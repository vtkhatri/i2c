==> flow/design.v <==
module master(
	input  wire        rst,       
	input  wire        clk,       
	input  wire        rw,        
	output reg  [7:0]  data_out,  
	input  wire [7:0]  data_in,   
	output wire [3:0]  state,     
	output reg         sclk,      
	output reg         sda_out,   
	input  wire        sda_in     
);
reg [2:0] prescale_counter = 3'b000;
parameter [7:0] i2c_slave_address = 8'h5a;
localparam READ = 1'b1, WRITE = 1'b0;
localparam [3:0]
	STATE_IDLE        = 4'd0,
	STATE_START       = 4'd1,
	STATE_ADDRESSING  = 4'd2,
	STATE_WAITING     = 4'd3,
	STATE_ACK_STARTED = 4'd4,
	STATE_ACKD        = 4'd5,
	STATE_READING     = 4'd6,
	STATE_WRITING     = 4'd7,
	STATE_STOP_WAIT   = 4'd8,
	STATE_STOP        = 4'd9;
reg [3:0] state_reg = STATE_IDLE;
assign state = state_reg;
reg [3:0] state_next = STATE_IDLE;
reg [2:0] i_reg = 3'b000;
reg op_done = 1'b0;
reg [7:0] data_input = 8'h00;
reg [1:0] half_ack_received = 2'b00;
reg [1:0] half_nack_received = 2'b00;
reg rw_bit_wait = 1'b0;
initial begin
	sda_out = 1'b1;
	sclk = 1'b0;
	state_reg = STATE_IDLE;
end
always @* begin
	if (rst) begin
		state_next = STATE_IDLE;
	end
	else begin
		state_next = state_reg;
		case (state_reg)
			STATE_IDLE: begin
				if (sclk && sda_in) state_next = STATE_START;
			end
			STATE_START: begin
				if (!sda_in && sclk) state_next = STATE_ADDRESSING;
				else if (!sclk) state_next = STATE_IDLE;
				else state_next = STATE_START;
			end
			STATE_ADDRESSING: begin
				if (op_done) state_next = STATE_WAITING;
				else state_next = STATE_ADDRESSING;
			end
			STATE_WAITING: begin
				if (!sda_in && !sclk) state_next = STATE_ACK_STARTED;
				else state_next = STATE_WAITING;
			end
			STATE_ACK_STARTED: begin
				if (!sda_in && !sclk) state_next = STATE_ACK_STARTED;
				else if (sda_in) state_next = STATE_WAITING;
				else if (!sda_in && sclk) state_next = STATE_ACKD;
			end
			STATE_ACKD: begin
				if (sda_in) state_next = STATE_WAITING;
				else if (!sda_in && !sclk) begin
					if (rw == READ) state_next = STATE_READING;
					else state_next = STATE_WRITING;
				end else state_next = STATE_ACKD;
			end
			STATE_READING: begin
				if (op_done) state_next = STATE_STOP_WAIT;
				else state_next = STATE_READING;
			end
			STATE_WRITING: begin
				if (op_done) state_next = STATE_STOP_WAIT;
				else state_next = STATE_WRITING;
			end
			STATE_STOP_WAIT: begin
				if (sclk && !sda_in) state_next = STATE_STOP;
				else state_next = STATE_STOP_WAIT;
			end
			STATE_STOP: begin
				if (!sclk) state_next = STATE_STOP_WAIT;
				if (sclk && sda_in) state_next = STATE_IDLE;
				else state_next = STATE_STOP;
			end
		endcase
	end
end
always@(posedge clk) begin
	sda_out = sda_in;
	if (!rst)  begin
		prescale_counter++;
		if (prescale_counter == 3'b000) sclk = ~sclk;
	end
	state_reg = state_next;
	case (state_reg)
		STATE_IDLE: begin
			sda_out = 1'b1;
			i_reg = 3'b000;
			rw_bit_wait = 1'b0;
		end
		STATE_START: begin
			sda_out = 1'b0;
		end
		STATE_ADDRESSING: begin
			if (prescale_counter == 3'b111) begin
				if (!sclk) begin
					sda_out = i2c_slave_address[i_reg];
					if (i_reg != 3'b111) i_reg++;
					else op_done = 1'b1;
				end
			end
		end
		STATE_WAITING: begin
			i_reg = 3'b000;
			op_done = 1'b0;
			if (prescale_counter == 3'b111) sda_out = 1'b0;
		end
		STATE_ACK_STARTED: begin
		end
		STATE_ACKD: begin
		end
		STATE_READING: begin
			if (prescale_counter == 3'b111) begin
				if (!sclk) begin
					data_out[i_reg] = sda_in;
					if (i_reg != 3'b111) i_reg++;
					else op_done = 1'b1;  
				end
			end
		end
		STATE_WRITING: begin
			if (prescale_counter == 3'b111) begin
				if (!sclk) begin
					sda_out = data_in[i_reg];
					if (i_reg != 3'b111) i_reg++;
					else op_done = 1'b1;  
				end
			end
		end
		STATE_STOP_WAIT: begin
			op_done = 1'b0;
			sda_out = 1'b0;
		end
		STATE_STOP: begin
			sda_out = 1'b1;
		end
	endcase
	if (rst) begin
		sda_out = 1'b1;
		sclk = 1'b0;
		rw_bit_wait = 1'b0;
		state_reg = STATE_IDLE;
	end
end
endmodule
Step by step through the tools: master

The steps from the RTL of master to its reports follow in flow order.
Lines are those of the file above, counted from 1.
Operators carry their Yosys type and port widths (W data, S select, Z words).
Library cell names are shortened.
Not given: -

Top: master
Clock: clk
Cell library: sky130hd
Library corner: tt_025C_1v80

Word-level counts

Source: Yosys, flattened and elaborated, memories not mapped. Widths are those after wreduce. Registers that Yosys merges into a memory's read port (data or address) are not register bits. Print and check cells do not count. Equal cells are merged and count once.

Flip-flop bits (word level): 21
Output and inout bits: 14
Cells after elaboration: 93

$add $sub $neg: 3
Equal/unequal tests: 22
Shifts and indexed selects: 4
Multiplexer cells: 34
Bitwise operators: 5
Reduce/logical cells: 18

Operators by type and width:

| operator                 | count |
| $pmux W4 S10             | 1 |
| $mux W4                  | 8 |
| $eq A4 B3 Y1 const B     | 6 |
| $mux W3                  | 6 |
| $eq A4 B2 Y1 const B     | 4 |
| $eq A4 B4 Y1 const B     | 4 |
| $mux W1                  | 14 |
| $shift A1 B4 Y8          | 1 |
| $shift A1 B4 Y8 const A  | 1 |
| $reduce_or A2 Y1         | 4 |
| $eq A4 B1 Y1 const B     | 2 |
| $logic_not A4 Y1         | 2 |
| $reduce_and A4 Y1        | 2 |
| $reduce_bool A4 Y1       | 2 |
| $shiftx A8 B3 Y1         | 1 |
| $shiftx A8 B3 Y1 const A | 1 |
| $and A8 B8 Y8            | 1 |
| $or A8 B8 Y8             | 1 |
| $not A8 Y8               | 1 |
| $add A3 B1 Y3 const B    | 2 |
| $pmux W3 S2              | 1 |
| $pmux W1 S5              | 1 |
| $ne A2 B1 Y1 const B     | 2 |
| $ne A2 B2 Y1 const B     | 2 |
| $neg A3 Y4               | 1 |
| $mux W2                  | 2 |
| $logic_and A1 B1 Y1      | 3 |
| $eq A3 B3 Y1 const B     | 1 |

Other operator kinds: 7; their cells: 9.

Depth

Yosys ltp: most cells in a row. Word level: on the elaborated netlist, between registers, memories and ports. Mapped: between sequential cells and ports; inverters and the memories' decode and read muxes count.

Depth after elaboration: 11
ABC_AREA: 0
Depth in mapped cells: 9
Gate-level depth less buffers: 8

Netlist

The flow's flattened synthesis, as Yosys stat reports it; memories are mapped. The netlist is that of the ABC_AREA named above (0 if unset); the other value can give another one.
Totals and module areas in this step are rounded.

Cell count: 158
Synthesis area: 1480 µm²
Sequential area: 541 µm²
Flip-flop cells: 21
Buffers: 7

Cells by type:

| cell type | count | total area (µm²) |
| edfxtp_1  | 12    | 360.346 |
| dfxtp_1   | 9     | 180.173 |
| ha_1      | 7     | 87.584 |
| nand2_1   | 22    | 82.579 |
| o21ai_0   | 13    | 65.062 |
| xnor2_1   | 7     | 61.309 |
| mux4_2    | 2     | 45.043 |
| mux2i_1   | 4     | 40.038 |
| nor2_1    | 9     | 33.782 |
| inv_1     | 6     | 22.522 |
| nand3b_1  | 3     | 22.522 |
| o31ai_1   | 3     | 22.522 |
| buf_2     | 4     | 20.019 |
| nand3b_4  | 1     | 20.019 |
| and2_1    | 3     | 18.768 |
| nand2b_1  | 3     | 18.768 |
| a211o_4   | 1     | 17.517 |
| nand4b_1  | 2     | 17.517 |

Not listed: further types 35, cells in them 47.

Worst setup path after synthesis

Source: OpenSTA report_checks on the synthesized netlist (no wires, ideal clock, input and output delay 20% of the period each), path of least setup slack; recovery checks are left aside. Register names are those of the netlist, which keeps one name where synthesis merged equal registers.

Kind: input-to-reg
From: input port sda_in
To: register data_out[0]
Period: 2980 ps
Setup time: 383 ps
Launch time at the first pin: 596 ps
Arrival: 2254 ps
Required time: 2597 ps
Slack: 343 ps
Delay of the path: 2041 ps
Driving pins on the path: 7
Buffers on the path: 1
Synthesis period reached: 2637 ps

"delay of the path" = arrival - input delay + setup time.
"driving pins on the path" counts driving pins, that of a launching flip-flop among them; a cell with two outputs on the path counts twice.
"synthesis period reached" is the clock period less the worst setup slack; recovery checks do not enter. This is arithmetic on one report: input and output delays are still those of the set period (20% each).
Between the ends stands the longest chain of elaborated cells between them, by number of cells; it is not shown to be the way that was timed. Of several equally long chains one is given.
Each line given opens the expression or statement behind the cell; cells for indexed reads and writes are added by Yosys, which also makes memories of some case tables.
The path ends at the enable pin of a flip-flop; only ways to that pin are counted.

Cell sequence: buf_2 > o21ai_0 > o21ai_1 > a211oi_2 > a211o_4 > or2_1 > nor3_1
Length of the longest elaborated chain: 9
Elaborated cells on any way between the ends: 18

Ends and longest elaborated chain, after synthesis:

| what                | line | RTL |
| start, declared     | 10   | `input wire sda_in` |
| $logic_not A1 Y1    | 66   | `else if (!sda_in && sclk) state_next = STATE_ACKD;` |
| $logic_and A1 B1 Y1 | 66   |  |
| $mux W4             | 66   |  |
| $mux W4             | 65   | `else if (sda_in) state_next = STATE_WAITING;` |
| $mux W4             | 64   | `if (!sda_in && !sclk) state_next = STATE_ACK_STARTED;` |
| $pmux W4 S10        | 46   | `case (state_reg)` |
| $mux W4             | 41   | `if (rst) begin` |
| $eq A4 B3 Y1        | 102  | `case (state_reg)` |
| $reduce_and A3 Y1   | -    |  |
| end, assigned       | 132  | `data_out[i_reg] = sda_in;` |
| end, declared       | 5    | `output reg [7:0] data_out,` |

Timing after layout

Path of least setup slack in the final report of flow run 2 (OpenROAD, finished layout, wires in). Where an end is a register, its clock arrival counts in the times.
The path's times are printed in steps of 10 ps; the period is the one set.

Kind: input-to-reg
From: input port sda_in
To: register i_reg[0]
Period: 4050 ps
Setup time: 320 ps
Launch time at the first pin: 810 ps
Arrival: 3320 ps
Required time: 3990 ps
Slack: 670 ps
Driving pins on the path: 9
Buffers on the path: 1

Between the ends stands the longest chain of elaborated cells between them, by number of cells; it is not shown to be the way that was timed. Of several equally long chains one is given.
The path ends at the enable pin of a flip-flop; only ways to that pin are counted.

Cell sequence: clkdlybuf4s50_1 > or2_1 > a21oi_1 > o311ai_1 > nand2_1 > inv_2 > xnor2_1 > a2bb2oi_1 > nor2_1
Length of the longest elaborated chain: 11
Elaborated cells on any way between the ends: 28

Ends and longest elaborated chain, post-layout:

| what                | line | RTL |
| start, declared     | 10   | `input wire sda_in` |
| $logic_not A1 Y1    | 66   | `else if (!sda_in && sclk) state_next = STATE_ACKD;` |
| $logic_and A1 B1 Y1 | 66   |  |
| $mux W4             | 66   |  |
| $mux W4             | 65   | `else if (sda_in) state_next = STATE_WAITING;` |
| $mux W4             | 64   | `if (!sda_in && !sclk) state_next = STATE_ACK_STARTED;` |
| $pmux W4 S10        | 46   | `case (state_reg)` |
| $mux W4             | 41   | `if (rst) begin` |
| $eq A4 B3 Y1        | 102  | `case (state_reg)` |
| $reduce_or A3 Y1    | -    |  |
| $ne A2 B1 Y1        | -    |  |
| $reduce_and A4 Y1   | -    |  |
| end, assigned       | 105  | `i_reg = 3'b000;` |
| end, assigned       | 121  | `i_reg = 3'b000;` |
| end, declared       | 29   | `reg [2:0] i_reg = 3'b000;` |

Add stored flow runs of master

Flow measurements of master on sky130hd: 2 stored runs with different settings, listed in no order. Input and output delays are each 20% of the period that was set; the output load is 0.01 pF.
"clock period reached" means the clock period less the worst setup slack. The figure is calculated, with input and output delays left at 20% of the set period.
"time of the worst setup path" is the time allowed to the run's worst setup path (the clock period less input and output delay, where it has them) less its slack. Clock arrival times count: a late capture clock shortens it, a late launch clock lengthens it.
"overall power" is the tool's figure for a default switching activity; nothing was simulated.
"time of the worst setup path" is known to 10 ps.
The results are shown rounded.

## Flow run 1

==> flow/run.sh <==
#!/bin/bash
# the make line also repeats the synthesis and layout settings of config.mk as NAME=value (left out here)
make -C /OpenROAD-flow-scripts/flow DESIGN_CONFIG=/design/flow/config.mk WORK_HOME=/design/flow/orfs CLKGATE_MAP_FILE= finish
==> flow/config.mk <==
export PLATFORM = sky130hd
export DESIGN_NAME = master
export DESIGN_NICKNAME = master
export VERILOG_FILES = /design/flow/design.v
export SDC_FILE = /design/flow/constraint.sdc
export NUM_CORES = 4
export LEC_CHECK = 0
export ABC_AREA = 0
export CAP_MARGIN = 20
export CELL_PAD_IN_SITES_GLOBAL_PLACEMENT = 3
export CORE_MARGIN = 7
export CORE_UTILIZATION = 50
export CTS_CLUSTER_SIZE = 100
export MAX_ROUTING_LAYER = met5
export PLACE_DENSITY = 0.38
export SETUP_SLACK_MARGIN = -0.07
export SLEW_MARGIN = 20
export TNS_END_PERCENT = 70
==> flow/constraint.sdc <==
create_clock -name core_clock -period 1.81 [get_ports {clk}]
set_input_delay 0.3620 -clock core_clock [delete_from_list [all_inputs] [get_ports {clk}]]
set_output_delay 0.3620 -clock core_clock [all_outputs]
set_load 0.01 [all_outputs]

Flow run 1: unfinished; error GPL-0301 in placement

## Flow run 2

==> flow/run.sh <==
#!/bin/bash
# the make line also repeats the synthesis and layout settings of config.mk as NAME=value (left out here)
make -C /OpenROAD-flow-scripts/flow DESIGN_CONFIG=/design/flow/config.mk WORK_HOME=/design/flow/orfs CLKGATE_MAP_FILE= finish
==> flow/config.mk <==
export PLATFORM = sky130hd
export DESIGN_NAME = master
export DESIGN_NICKNAME = master
export VERILOG_FILES = /design/flow/design.v
export SDC_FILE = /design/flow/constraint.sdc
export NUM_CORES = 4
export LEC_CHECK = 0
export CAP_MARGIN = 20
export CELL_PAD_IN_SITES_DETAIL_PLACEMENT = 2
export CORE_MARGIN = 2
export CORE_UTILIZATION = 37
export CTS_CLUSTER_DIAMETER = 169
export GPL_ROUTABILITY_DRIVEN = 0
export GPL_TIMING_DRIVEN = 1
export MIN_ROUTING_LAYER = met2
export PLACE_DENSITY_LB_ADDON = 0.24
export SETUP_SLACK_MARGIN = -0.0
export SLEW_MARGIN = 5
export TNS_END_PERCENT = 15
==> flow/constraint.sdc <==
create_clock -name core_clock -period 4.05 [get_ports {clk}]
set_input_delay 0.8100 -clock core_clock [delete_from_list [all_inputs] [get_ports {clk}]]
set_output_delay 0.8100 -clock core_clock [all_outputs]
set_load 0.01 [all_outputs]

| result of flow run 2 | value |
|---|---|
| worst slack on setup checks | 670 ps |
| area of the standard cells in the finished layout | 1810 µm² |
| time of the worst setup path | 2570 ps |
| worst path kind | input-to-reg |
| Yosys chip area after synthesis | 1480 µm² |
| clock period reached | 3380 ps |
| worst hold slack after layout | 524 ps |
| die size | 4520 µm² |
| post-layout utilization | 48.2 % |
| overall power | 0.697 mW |
| sum of negative setup slack | 0 ps |
